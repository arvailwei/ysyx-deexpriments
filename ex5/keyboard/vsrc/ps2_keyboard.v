==> flow/design.v <==
module ps2_keyboard(clk,clrn,ps2_clk,ps2_data,data,ready,nextdata,overflow);
    input clk,clrn;               
    input ps2_clk,ps2_data;      
    input nextdata;              
    output [7:0] data;           
    output reg ready;            
    output reg overflow;         
    reg [9:0] buffer;             
    reg [7:0] fifo[7:0] ;        
    reg [2:0] w_ptr,r_ptr;       
    reg [3:0] count;             
    reg [2:0] ps2_clk_sync;      
    always @(posedge clk)begin
        ps2_clk_sync <= {ps2_clk_sync[1:0],ps2_clk}; 
    end
    wire sampling = ps2_clk_sync[2] & ~ps2_clk_sync[1];
    always @(posedge clk) begin
        if (clrn == 0) begin
            count <= 0; w_ptr <= 0; r_ptr <= 0;overflow <= 0;ready <= 0;
        end
        else begin
            if (ready) begin
                if (nextdata == 1'b0)
                begin 
                    r_ptr <= r_ptr + 3'b1;
                    if (w_ptr == (r_ptr +1'b1))
                        ready <= 1'b0;
                end
            end
            if(sampling) begin
                if(count==4'd10)begin
                    if ((buffer[0]==0) &&               
                        (ps2_data)     &&               
                        (^buffer[9:1])) begin           
                        fifo[w_ptr] <= buffer[8:1];     
                        w_ptr <= w_ptr +3'b1;           
                        ready <= 1'b1;                  
                        overflow <= overflow | (r_ptr == (w_ptr +3'b1)); 
                    end
                    count <= 0;                          
                end
                else begin
                    buffer[count] <= ps2_data;           
                    count <= count +3'b1;
                end
            end
        end
    end
    assign data = fifo[r_ptr];                           
endmodule
# Tool chain data of ps2_keyboard
# What the tools print for ps2_keyboard, step after step.
# Lines are those of the file above, counted from 1.
# Operators: Yosys type, input widths -> output width; for muxes data width and select width s.
inputs:
  design: "ps2_keyboard"
  clk_port: "clk"
  lib: "sky130hd"
  lib_corner: "tt_025C_1v80"

# Word-level counts
# Counts by Yosys on the flattened word-level netlist (proc, flatten, opt, wreduce; memories kept). Print and check cells are left out.
# Memory sizes are those after Yosys's memory passes, which may raise the word count (mostly to a power of two), join words into wider ones and drop unused or constant bits.
bits:
  register_bits: 25
  mem_bits_rw: 64
  clocked_rd_ports_x_width: 8
  n_memories: 1
  inputBits: 5
  output_inout_bits: 10
  word_cells: 54
op_classes:
  n_addsub: 5
  equal: 3
  shifts: 2
  muxes: 21
  bitwise: 9
  reduce_and_logical: 6
mem_list:
  columns: ["name", "words", "width", "read_ports", "wr", "line", "source"]
  rows:
  - ["fifo", 8, 8, 1, 1, 9, "reg [7:0] fifo[7:0] ;"]
ops:
  columns: ["operator", "n"]
  rows:
  - ["$mux 8", 4]
  - ["$mux 3", 6]
  - ["$shift 1x5->10", 1]
  - ["$shift 1x5->10 const A", 1]
  - ["$and 10x10->10", 1]
  - ["$or 10x10->10", 1]
  - ["$not 10->10", 1]
  - ["$mux 1", 10]
  - ["$add 3x1->3 const B", 3]
  - ["$reduce_xor 9->1", 1]
  - ["$eq 3x3->1", 2]
  - ["$reduce_and 3->1", 2]
  - ["$neg 4->5", 1]
  - ["$not 1->1", 4]
  - ["$add 4x1->4 const B", 1]
  - ["$eq 4x4->1 const B", 1]
  - ["$mux 4", 1]
  - ["$logic_and 1x1->1", 2]
  - ["$reduce_and 2->1", 1]
  - ["$and 1x1->1", 1]
  - ["$or 1x1->1", 1]

# Depth
# Depth = most cells in a row (Yosys ltp): at word level without a register or memory, in the mapped netlist without a sequential cell, where the memories' decode and read muxes count.
logic_depth:
  word_depth: 8
  abc_area: 0
  mapped_depth: 7
  ltp_nobuf: 7

# Synthesis result
# Yosys stat after the flow's synthesis: flattened, memories mapped to cells. It holds for the ABC_AREA given above (unset counts as 0); a run with the other value may have another netlist.
# The area totals of this step are shown rounded.
synth_totals:
  stdcells: 247
  synth_area_um2: 3950
  flip_flops: 92
  n_buf: 9
types:
  columns: ["type", "n"]
  rows:
  - ["sky130_fd_sc_hd__edfxtp_1", 74]
  - ["sky130_fd_sc_hd__dfxtp_1", 18]
  - ["sky130_fd_sc_hd__mux4_2", 16]
  - ["sky130_fd_sc_hd__mux2_2", 9]
  - ["sky130_fd_sc_hd__ha_1", 8]
  - ["sky130_fd_sc_hd__nand2_1", 18]
  - ["sky130_fd_sc_hd__nor2_1", 17]
  - ["sky130_fd_sc_hd__a22o_1", 7]
  - ["sky130_fd_sc_hd__xnor2_1", 7]
  - ["sky130_fd_sc_hd__xor2_1", 7]
  - ["sky130_fd_sc_hd__a21oi_1", 6]
  - ["sky130_fd_sc_hd__nand3_1", 5]
  - ["sky130_fd_sc_hd__nor2b_1", 4]
  - ["sky130_fd_sc_hd__xor3_2", 1]
  - ["sky130_fd_sc_hd__nor4b_4", 1]
  - ["sky130_fd_sc_hd__xnor3_2", 1]
  - ["sky130_fd_sc_hd__inv_1", 6]
  - ["sky130_fd_sc_hd__mux2_1", 2]
# Other cell types: 24; their cells: 40.

# Timing after synthesis
# Path of least setup slack by OpenSTA after synthesis, without wires, with an ideal clock, recovery checks aside; 20% of the period is set as input and as output delay. Where synthesis merged equal registers, the netlist keeps one of their names.
synth_path:
  kind: "in2reg"
  startpoint: "input port ps2_data"
  endpoint: "memory fifo[2][0]"
  clock_period_ps: 4640
  setup_ps: 383
  arrival_ps: 2286
  setup_slack_ps: 1970
  path_delay_ps: 1741
  stages: 5
  path_buffers: 0
  period_less_setup_slack_ps: 2670
# "path_delay_ps" = arrival - input delay + setup time.
# "stages": output pins that drive a net of the path, with the launching flip-flop's if there is one; two outputs of one cell count as two.
# "period_less_setup_slack_ps" is the clock period less the worst setup slack; recovery checks do not enter. This is arithmetic on one report: input and output delays are still those of the set period (20% each).
# Between the ends stands the longest chain of elaborated cells between them, by number of cells; it is not shown to be the way that was timed. Of several equally long chains one is given.
# Each line given opens the expression or statement behind the cell; cells for indexed reads and writes are added by Yosys, which also makes memories of some case tables.
# Only ways into the end's enable, where the timed path ends, are counted here.
synth_via:
  path_cell_list: "sky130_fd_sc_hd__nand2b_1 -> sky130_fd_sc_hd__nor4_2 -> sky130_fd_sc_hd__mux2i_4 -> sky130_fd_sc_hd__nand2b_1 -> sky130_fd_sc_hd__nor3_1"
  elab_chain_len: 6
synth_lines:
  columns: ["element", "line", "source"]
  rows:
  - ["start, declared", 3, "input ps2_clk,ps2_data;"]
  - ["$logic_and 1x1->1 x2", 32, "if ((buffer[0]==0) &&"]
  - ["$mux 3", 32, null]
  - ["$mux 3", 31, "if(count==4'd10)begin"]
  - ["$mux 3", 30, "if(sampling) begin"]
  - ["$mux 3", 18, "if (clrn == 0) begin"]
  - ["end, declared", 9, "reg [7:0] fifo[7:0] ;"]

# Path in the finished layout
# From the final timing report of job 1: the path of least setup slack in the routed layout; clock arrival at registers is part of the times.
# The path's times are printed in steps of 10 ps; the period is the one set.
layout_path:
  kind: "reg2out"
  startpoint: "register (name not given)"
  endpoint: "output port data[4]"
  clock_period_ps: 2930
  output_delay_ps: 590
  arrival_ps: 2190
  setup_slack_ps: 150
  stages: 5
  path_buffers: 2
layout_via:
  path_cell_list: "sky130_fd_sc_hd__dfxtp_1 -> sky130_fd_sc_hd__buf_12 -> sky130_fd_sc_hd__mux4_2 -> sky130_fd_sc_hd__mux2_2 -> sky130_fd_sc_hd__clkdlybuf4s50_1"
layout_lines:
  columns: ["element", "line", "source"]
  rows:
  - ["end, declared", 5, "output [7:0] data;"]
# Chain of elaborated cells between the ends: none given.

# Measured results for ps2_keyboard: 2 stored runs of the Yosys and OpenROAD flow on sky130hd. The settings differ; the order carries no meaning. The constraints put input and output delay at 20% of the set period each and load the outputs with 0.01 pF.
# "period_reached_ps": clock period set for the run, less the worst setup slack. It is reckoned from that one timing run; input and output delays stay at 20% of the period that was set.
# "worst_path_allowed_less_slack_ps" is the time allowed to the run's worst setup path (the clock period less input and output delay, where it has them) less its slack. Clock arrival times count: a late capture clock shortens it, a late launch clock lengthens it.
# "totalPower_uw" is the tool's figure for a default switching activity; nothing was simulated.
# "worst_path_allowed_less_slack_ps" is given in steps of 10 ps.
# Measured values are rounded.
runs:
  - name: "job 1"
    settings:
      period_ns: 2.93
      CORE_UTILIZATION: 25
      CAP_MARGIN: 20
      CORE_MARGIN: 2
      SLEW_MARGIN: 20
    results:
      synthArea_um2: 3950
      totalPower_uw: 2647
      setup_ws_ps: 152
      die_footprint_um2: 16820
      worst_path_allowed_less_slack_ps: 2190
      worst_setup_path_type: "reg2out"
      utilization_frac: 0.31
      period_reached_ps: 2778
      cell_area_final_um2: 4748
  - name: "job 2"
    settings:
      period_ns: 4.59
      CORE_UTILIZATION: 37
      SETUP_SLACK_MARGIN: 0.72
      PLACE_DENSITY_LB_ADDON: 0.01
      CORE_ASPECT_RATIO: 0.66
      CORE_MARGIN: 3
      CELL_PAD_IN_SITES_DETAIL_PLACEMENT: 0
      GPL_TIMING_DRIVEN: 1
      CTS_CLUSTER_SIZE: 93
      SLEW_MARGIN: 10
      MIN_ROUTING_LAYER: "met1"
      CAP_MARGIN: 20
    results:
      die_footprint_um2: 11980
      synthArea_um2: 3950
      worst_path_allowed_less_slack_ps: 2430
      worst_setup_path_type: "reg2out"
      utilization_frac: 0.453
      totalPower_uw: 1676
      period_reached_ps: 3352
      setup_ws_ps: 1238
      cell_area_final_um2: 4534
